==> flow/design.v <==
module first_counter(
clock,
reset,
enable,
counter_out
);
input clock;
input reset;
input enable;
output [15:0] counter_out;
wire clock;
wire reset;
wire enable;
reg [15:0] counter_out;
always @ (posedge clock)
begin : COUNTER
	if(reset == 1'b1) begin
		counter_out <= #1 4'b0000;
	end
	else if (enable == 1'b1) begin
		counter_out <= #1 counter_out + 1;
	end
end
endmodule
Tool chain data of first_counter
The steps from the RTL of first_counter to its reports follow in flow order. Lines are those of the file above, counted from 1. Cell names lack the library's common part. Not given: n/a

Top: first_counter. Clock input: clock. Cell library: sky130hd. Library corner: tt_025C_1v80.

Elaborated design
Yosys after proc, flatten, opt, wreduce and memory -nomap, before mapping. Enables and synchronous resets that opt folds into registers are not counted as muxes. Memory bits, and registers merged into a memory's read port (data or address), are not among the register bits. Print and check cells are not counted. Equal cells are merged and count once.

Under word width x clocked read ports stands 0. The entry for register bits after elaboration reads 16. Under input bits stands 3. For memory bits (read-only) the number is 0. Output and inout port bits: 16. Latch bits: 0. Under elaborated cells stands 2. Memory cells: 0. The figure for memory bits (writable) is 0.

For reductions and logical operators the number is 0. The entry for mux-type cells reads 0. Bitwise operators: 0. For divide/modulo/power cells the number is 0. The figure for multiply operators is 0. The figure for $add $sub $neg is 1. The entry for shifts and indexed selects reads 0. For $lt $le $gt $ge the number is 0. The figure for equal/unequal tests is 0.

Operators by type and width (count): 16-bit by 1-bit adder with 16-bit output (second input constant) (1).

Longest topological paths
Longest topological path by Yosys (ltp), each cell counted once; first at word level (registers and memories cut), then after technology mapping (sequential cells cut; the memories' decode and read muxes count).

Depth in word-level cells: 1. The entry for ABC_AREA reads 0. The entry for depth in mapped cells reads 5. Under gate-level depth less buffers stands 5.

Synthesis result
Source: synth_stat.txt of the flow (Yosys; design flattened, memories mapped). It holds for the ABC_AREA given above (unset counts as 0); a run with the other value may have another netlist.

Cells by type: dfxtp_1 (count 16, total area 320.307 µm²); nor2_1 (count 16, total area 60.058 µm²); xnor2_1 (count 6, total area 52.55 µm²); xor2_1 (count 4, total area 35.034 µm²); mux2_2 (count 2, total area 22.522 µm²); nand2_1 (count 6, total area 22.522 µm²); nand4_4 (count 1, total area 21.27 µm²); nor4_4 (count 1, total area 21.27 µm²); nor4_1 (count 3, total area 18.768 µm²); a21oi_1 (count 3, total area 15.014 µm²); nand3_1 (count 3, total area 15.014 µm²); nor3_1 (count 3, total area 15.014 µm²); nor4b_2 (count 1, total area 15.014 µm²); ha_1 (count 1, total area 12.512 µm²); nand4_2 (count 1, total area 12.512 µm²); clkbuf_1 (count 3, total area 11.261 µm²); mux2i_1 (count 1, total area 10.01 µm²); a31o_2 (count 1, total area 8.758 µm²).

Other cell types: 10; their cells: 11.

Mapped flip-flops: 16. The entry for standard cells after synthesis reads 83. The entry for mapped area reads 757.0 µm². Under sequential part of the area stands 320.3 µm². Under buffers stands 3.

Path before layout
Path of least setup slack by OpenSTA after synthesis, without wires, with an ideal clock, recovery checks aside; 20% of the period is set as input and as output delay. Where synthesis merged equal registers, the netlist keeps one of their names.

Kind: register -> register. From: reg counter_out[5]. To: reg counter_out[14]. For data required time the number is 2.979 ns. Stages: 5. Under setup time stands 0.121 ns. For time at the first pin the number is 0.000 ns. Under delay of the path stands 1.700 ns. Under arrival time stands 1.579 ns. For path buffers the number is 0. The figure for path slack is 1.400 ns. The figure for clock period is 3.1 ns. The entry for period reached after synthesis reads 1.7 ns.

"delay of the path" = arrival - input delay + setup time. "stages" counts driving pins, that of a launching flip-flop among them; a cell with two outputs on the path counts twice. "period reached after synthesis" is the clock period less the worst setup slack; recovery checks do not enter. This is arithmetic on one report: input and output delays are still those of the set period (20% each). Between the ends stands the longest chain of elaborated cells between them, by number of cells; it is not shown to be the way that was timed. Of several equally long chains one is given. A line is the first line of the expression or statement that the cell stems from. Yosys adds cells for indexed reads and writes and turns some case tables into memories.

Cells stage by stage: dfxtp_1 nand4_2 or2_2 nor4_1 mux2_2. Cells in the longest elaborated chain: 1. The figure for elaborated cells on any way between the ends is 1. For RTL lines with such cells the number is 1. Those cells by class: add/sub (1).

RTL lines, path after synthesis: start: declaration (line 10) `output [15:0] counter_out;`; start: assignment (line 18) `counter_out <= #1 4'b0000;`; start: assignment (line 21) `counter_out <= #1 counter_out + 1;`; 16-bit by 1-bit adder with 16-bit output (line 21); end: assignment (line 18); end: assignment (line 21); end: declaration (line 10).

Timing after layout
Path of least setup slack in the final report of run B (OpenROAD, finished layout, wires in). Where an end is a register, its clock arrival counts in the times.

Kind: input -> register. From: in enable. To: reg counter_out[13]. The entry for external input delay reads 0.55 ns. For data required time the number is 2.98 ns. For time at the first pin the number is 0.55 ns. The figure for clock period is 2.76 ns. For path buffers the number is 1. Under setup time stands 0.06 ns. Stages: 5. The figure for path slack is 0.73 ns. Under arrival time stands 2.24 ns.

Cells stage by stage: clkdlybuf4s50_1 nand4_4 nor4_4 or3b_1 a21oi_1.

RTL lines, path after layout: start: declaration (line 9) `input enable;`; end: assignment (line 18) `counter_out <= #1 4'b0000;`; end: assignment (line 21) `counter_out <= #1 counter_out + 1;`; end: declaration (line 10) `output [15:0] counter_out;`.

No chain of elaborated cells between the ends is given.

## Implementation results

first_counter through Yosys and OpenROAD on sky130hd: 2 stored runs, unordered, with their settings and measured results. The constraints put input and output delay at 20% of the set period each and load the outputs with 0.01 pF. "achieved clock period" = clock period - worst setup slack. The figure is calculated, with input and output delays left at 20% of the set period. "allowed time less slack (worst setup path)" is the time allowed to the run's worst setup path (the clock period less input and output delay, where it has them) less its slack. Clock arrival times count: a late capture clock shortens it, a late launch clock lengthens it. By "overall power" is meant OpenSTA's value without simulated activity: inputs other than the clock are taken to toggle once in ten clock periods, and the tool carries that through the logic.

Run A has these settings: period_ns 2.39; CORE_UTILIZATION 70; SETUP_SLACK_MARGIN -0.08; PLACE_DENSITY 0.76; CORE_ASPECT_RATIO 1.07; CORE_MARGIN 7; CELL_PAD_IN_SITES_GLOBAL_PLACEMENT 3; CELL_PAD_IN_SITES_DETAIL_PLACEMENT 0; TNS_END_PERCENT 95; GPL_ROUTABILITY_DRIVEN 0; CTS_CLUSTER_SIZE 50; SLEW_MARGIN 0; CAP_MARGIN 20. Outcome: unfinished; error GPL-0301 in placement.

Run B has these settings: period_ns 2.76; CORE_UTILIZATION 41; SETUP_SLACK_MARGIN 0.47; PLACE_DENSITY_LB_ADDON 0.25; CORE_MARGIN 4; CELL_PAD_IN_SITES_DETAIL_PLACEMENT 0; CTS_CLUSTER_SIZE 28; CTS_CLUSTER_DIAMETER 90; CAP_MARGIN 15; MIN_ROUTING_LAYER met2; SLEW_MARGIN 20. The measured smallest setup slack is 0.734 ns. For the utilization the run shows 0.566. The allowed time less slack (worst setup path) comes to 1.47 ns. Critical path kind: input -> register. For the overall power the run shows 389.9 µW. For the standard-cell area after layout the run shows 987.2 µm². The die area comes to 2,597.9 µm². The final worst hold slack stands at 0.525 ns. The achieved clock period is 2.026 ns. The mapped cell area after synthesis stands at 757.0 µm². The final setup TNS reads 0.000 ns.
